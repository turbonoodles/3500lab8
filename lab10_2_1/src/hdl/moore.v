==> flow/design.v <==
`timescale 1ns / 1ps
module moore(
    input wire clk,
    input wire reset,
    input wire [1:0] ain,
    output reg yout = 0
    );
parameter [3:0] R = 4'b0000;  
parameter [3:0] G01L = 1, G01H = 9;
parameter [3:0] G0100 = 4;
parameter [3:0] G11L = 3, G11H = 11;
parameter [3:0] G1100 = 5;
parameter [3:0] G10L = 2, G10H = 10;
parameter [3:0] G1000H = 8;
parameter [3:0] G1000L = 14;
parameter [3:0] HoldL = 7;  
parameter [3:0] HoldH = 6;  
reg [3:0] state = R;
reg [3:0] next_state;
always @( posedge clk, posedge reset ) begin
    if (reset) state <= R;
    else state <= next_state;
end
always @( state, ain, yout ) begin
    #1;
    case ( state )
        R: begin
            case (ain)
                2'b01: next_state = G01L;
                2'b10: next_state = G10L;
                2'b11: next_state = G11L;
                default: next_state = R;
            endcase
        end
        HoldH: begin
            case (ain)
                2'b01: next_state = G01H;
                2'b10: next_state = G10H;
                2'b11: next_state = G11H;
                default: next_state = HoldH;
            endcase
        end
        HoldL: begin
            case (ain)
                2'b01: next_state = G01L;
                2'b10: next_state = G10L;
                2'b11: next_state = G11L;
                default: next_state = HoldL;
            endcase
        end
        G01H: begin
            case (ain)
                2'b00: next_state = G0100;
                2'b01: next_state = G01H;
                2'b10: next_state = G10H;
                2'b11: next_state = G11H;
                default: next_state = HoldH;
            endcase
        end
        G01L: begin
                case (ain)
                    2'b00: next_state = G0100;
                    2'b01: next_state = G01L;
                    2'b10: next_state = G10L;
                    2'b11: next_state = G11L;
                    default: next_state = HoldL;
                endcase
            end
        G10H: begin
            case (ain)
                2'b00: next_state = G1000L;  
                2'b01: next_state = G01H;
                2'b10: next_state = G10H;
                2'b11: next_state = G11H;
                default: next_state = HoldH;
            endcase
        end
        G10L: begin
                case (ain)
                    2'b00: next_state = G1000H;  
                    2'b01: next_state = G01L;
                    2'b10: next_state = G10L;
                    2'b11: next_state = G11L;
                    default: next_state = HoldL;
                endcase   
        end
        G11H: begin
                case (ain)
                    2'b00: next_state = G1100;
                    2'b01: next_state = G01H;
                    2'b10: next_state = G10H;
                    2'b11: next_state = G11H;
                    default: next_state = HoldH;
                endcase
        end
        G11L: begin
                 case (ain)
                    2'b00: next_state = G1100;
                    2'b01: next_state = G01L;
                    2'b10: next_state = G10L;
                    2'b11: next_state = G11L;
                    default: next_state = HoldH;
                endcase
        end
        G1100: begin
            case (ain)  
                2'b00: next_state = HoldH;
                2'b01: next_state = G01H;
                2'b10: next_state = G10H;
                2'b11: next_state = G11H;
                default: begin
                    if ( yout ) next_state = HoldH;
                    else next_state = HoldL;
                end
            endcase
        end
        G1000L: begin
            case (ain) 
                2'b00: next_state = HoldL;
                2'b01: next_state = G01L;
                2'b10: next_state = G10L;
                2'b11: next_state = G11L;
                default: next_state = HoldL;
            endcase
        end 
        G1000H: begin
            case (ain)
                2'b00: next_state = HoldH;
                2'b01: next_state = G01H;
                2'b10: next_state = G10H;
                2'b11: next_state = G11H;
                default: next_state = HoldH;
            endcase
        end        
        G0100: begin
            case (ain)  
                2'b00: next_state = HoldL;
                2'b01: next_state = G01L;
                2'b10: next_state = G10L;
                2'b11: next_state = G11L;
                default: begin
                    if ( yout ) next_state = HoldH;
                    else next_state = HoldL;
                end 
            endcase
        end
        default: next_state = state;
    endcase
end
always @( state ) begin
    case ( state )
        R: yout = 0;
        G10H: yout = 1;
        G10L: yout = 0;
        G11H: yout = 1;
        G11L: yout = 0;
        G01H: yout = 1;
        G01L: yout = 0;
        G1100: yout = 1;
        G0100: yout = 0;
        G1000H: yout = 1;
        G1000L: yout = 0;
        HoldL: yout = 0;
        HoldH: yout = 1;
        default: yout = 0;
    endcase
end 
endmodule
---- From RTL to reports: moore ----
Tool output for the design above, in the order of the flow.
Lines are those of the file above, counted from 1.
Cell names lack the library's common part.
A cell with -- has no value.
design
  design top .............................. moore
  clock ................................... clk
  standard-cell library ................... sky130hd
  library corner .......................... tt_025C_1v80

---- Word-level counts ----
Yosys after proc, flatten, opt, wreduce and memory -nomap, before mapping. Memory bits, and registers merged into a memory's read port (data or address), are not among the register bits. Print and check cells are not counted. Equal cells are merged and count once.
Memory sizes are those after Yosys's memory passes, which may raise the word count (mostly to a power of two), join words into wider ones and drop unused or constant bits.
word-level totals
  bits in registers ....................... 4
  bits in read-only memories .............. 16
  memories kept ........................... 1
  bits of input ports ..................... 4
  output and inout bits ................... 1
  elaborated cells ........................ 34
memories
  name              depth  width  read ports  wr ports  RTL line  RTL
  (name not given)  16     1      1           0         151       case ( state )
cells by class
  equality and inequality tests ........... 15
  multiplexer cells ....................... 12
  reductions and logical operators ........ 5
operator list
  operator                                                  count
  4-bit parallel mux with 4-bit select                      8
  4-bit parallel mux with 11-bit select                     1
  4-bit == test with constant B                             5
  4-bit by 3-bit == test with 1-bit output with constant B  4
  13-bit nonzero test                                       1
  4-bit parallel mux with 3-bit select                      1
  3-bit parallel mux with 3-bit select                      1
  4-bit by 2-bit == test with 1-bit output with constant B  2
  2-bit parallel mux with 3-bit select                      1
  2-bit == test with constant B                             2
  2-bit OR reduction                                        2
  4-bit by 1-bit == test with 1-bit output with constant B  1
  4-bit zero test                                           1
  2-bit by 1-bit == test with 1-bit output with constant B  1
  2-bit zero test                                           1

---- Logic depth ----
Yosys ltp: most cells in a row. Word level: on the elaborated netlist, between registers, memories and ports. Mapped: between sequential cells and ports; inverters and the memories' decode and read muxes count.
logic depth
  depth in word-level cells ............... 3
  ABC_AREA ................................ 0
  depth in mapped cells ................... 6
  gate-level depth less buffers ........... 6

---- After synthesis ----
Yosys stat after the flow's synthesis: flattened, memories mapped to cells. It holds for the ABC_AREA given above (unset counts as 0); a run with the other value may have another netlist.
The area totals of this step are shown rounded.
cell types
  cell       count  total area (µm²)
  dfrtp_1    4      100.096
  ha_1       5      62.56
  buf_6      2      22.522
  inv_1      5      18.768
  o311ai_2   1      16.266
  a2bb2oi_2  1      15.014
  a31oi_1    2      12.512
  nand2b_1   2      12.512
  and2b_4    1      10.01
  o21ai_0    2      10.01
  o21ai_1    2      10.01
  a21o_2     1      8.758
  a221oi_1   1      8.758
  a22o_1     1      8.758
  a311oi_1   1      8.758
  nor2b_2    1      8.758
  o221ai_1   1      8.758
  a211oi_1   1      7.507
Other cell types: 10; their cells: 11.
mapped netlist
  standard cells after synthesis .......... 45
  mapped area ............................. 414.1 µm²
  sequential area ......................... 100.1 µm²
  flip-flop cells ......................... 4
  buffer cells ............................ 2

---- Worst setup path after synthesis ----
Source: OpenSTA report_checks on the synthesized netlist (no wires, ideal clock, input and output delay 20% of the period each), path of least setup slack; recovery checks are left aside. Register names are those of the netlist, which keeps one name where synthesis merged equal registers.
path post-synthesis
  kind .................................... register -> register
  start ................................... reg state[0]
  end ..................................... reg state[2]
  clock period ............................ 1,660 ps
  library setup time ...................... 121 ps
  time at the first pin ................... 0 ps
  data arrival time ....................... 1,396 ps
  required time ........................... 1,539 ps
  setup slack ............................. 143 ps
  path delay .............................. 1,517 ps
  stages on the path ...................... 7
  path buffers ............................ 0
  period reached after synthesis .......... 1,517 ps
"path delay" is the arrival time less input delay plus setup time.
"stages on the path" counts driving pins, that of a launching flip-flop among them; a cell with two outputs on the path counts twice.
"period reached after synthesis" = period - worst setup slack (recovery checks aside). The figure is calculated, with input and output delays left at 20% of the set period.
Between the ends stands the longest chain of elaborated cells between them, by number of cells; it is not shown to be the way that was timed. Of several equally long chains one is given.
A line is the first line of the expression or statement that the cell stems from. Yosys adds cells for indexed reads and writes and turns some case tables into memories.
on the way, post-synthesis
  path through ............................ dfrtp_1 inv_1 ha_1 nand2b_1 o311ai_2 and2_1 a22o_1
  length of the longest elaborated chain .. 3
  elaborated cells on any way between the ends .. 17
  source lines of those cells ............. 1
  classes of those cells .................. eq/ne: 12; mux: 1; reduce/logical: 4
RTL lines, path post-synthesis
  item                                      RTL line  RTL
  from (decl)                               18        reg [3:0] state = R;
  from (assign)                             21        if (reset) state <= R;
  from (assign)                             22        else state <= next_state;
  4-bit by 3-bit == test with 1-bit output  26        case ( state )
  2-bit OR reduction                        --
  4-bit parallel mux with 11-bit select     26
  to (assign)                               21
  to (assign)                               22
  to (decl)                                 18

---- Worst path after layout ----
Path of least setup slack in the final report of stored run 1 (OpenROAD, finished layout, wires in). Where an end is a register, its clock arrival counts in the times.
The path's times are printed in steps of 10 ps; the period is the one set.
path after layout
  kind .................................... register -> output
  start ................................... reg state[0]
  end ..................................... out yout
  clock period ............................ 1,920 ps
  output delay ............................ 380 ps
  time at the first pin ................... 230 ps
  data arrival time ....................... 1,400 ps
  required time ........................... 1,540 ps
  setup slack ............................. 130 ps
  stages on the path ...................... 6
  path buffers ............................ 1
Between the ends stands the longest chain of elaborated cells between them, by number of cells; it is not shown to be the way that was timed. Of several equally long chains one is given.
A memory read counts as a cell of the chain, while the word-level depth stops at memories.
on the way, after layout
  path through ............................ dfrtp_1 inv_1 ha_1 nand2_1 o21bai_1 dlygate4sd2_1
  length of the longest elaborated chain .. 1
  elaborated cells on any way between the ends .. 1
  source lines of those cells ............. 1
  classes of those cells .................. memory: 1
RTL lines, path after layout
  item                    RTL line  RTL
  from (decl)             18        reg [3:0] state = R;
  from (assign)           21        if (reset) state <= R;
  from (assign)           22        else state <= next_state;
  memory read 16 x 1 bit  151       case ( state )
  to (decl)               6         output reg yout = 0

==> results <==
moore through Yosys and OpenROAD on sky130hd: 2 stored runs, unordered, with their settings and measured results. The constraints put input and output delay at 20% of the set period each and load the outputs with 0.01 pF.
By "clock period reached" is meant the clock period of the run minus its worst setup slack. This is arithmetic on one report: input and output delays are still those of the set period (20% each).
"worst path time": the worst setup path's part of the clock period (all of it between registers, 20% less for each end at a port) less its slack. A launch clock that arrives late makes it longer, a capture clock that arrives late makes it shorter.
By "power consumption" is meant OpenSTA's value without simulated activity: inputs other than the clock are taken to toggle once in ten clock periods, and the tool carries that through the logic.
"worst path time" is known to 10 ps.
The measured numbers are rounded.

---- stored run 1 ----
settings
  period_ns = 1.92
  CORE_UTILIZATION = 29
  CAP_MARGIN = 20
  CORE_MARGIN = 2
  SLEW_MARGIN = 20
results
  utilization in the final report ......... 38.1%
  chip area after synthesis (Yosys) ....... 414.1 µm²
  power consumption ....................... 0.0009112 W
  clock period reached .................... 1,787 ps
  worst path time ......................... 1,400 ps
  type of the worst setup path ............ register -> output
  setup TNS ............................... 0 ps
  worst setup slack after layout .......... 133 ps
  full die area ........................... 1,746 µm²
  standard-cell area of the final layout .. 501.7 µm²

---- stored run 2 ----
settings
  period_ns = 1.53
  CORE_UTILIZATION = 26
  SETUP_SLACK_MARGIN = 0.14
  PLACE_DENSITY_LB_ADDON = 0.16
  CORE_ASPECT_RATIO = 0.58
  CORE_MARGIN = 7
  CELL_PAD_IN_SITES_DETAIL_PLACEMENT = 0
  CTS_CLUSTER_DIAMETER = 277
  CAP_MARGIN = 10
  SLEW_MARGIN = 20
results
  not finished: floorplanning ended with error PDN-0185
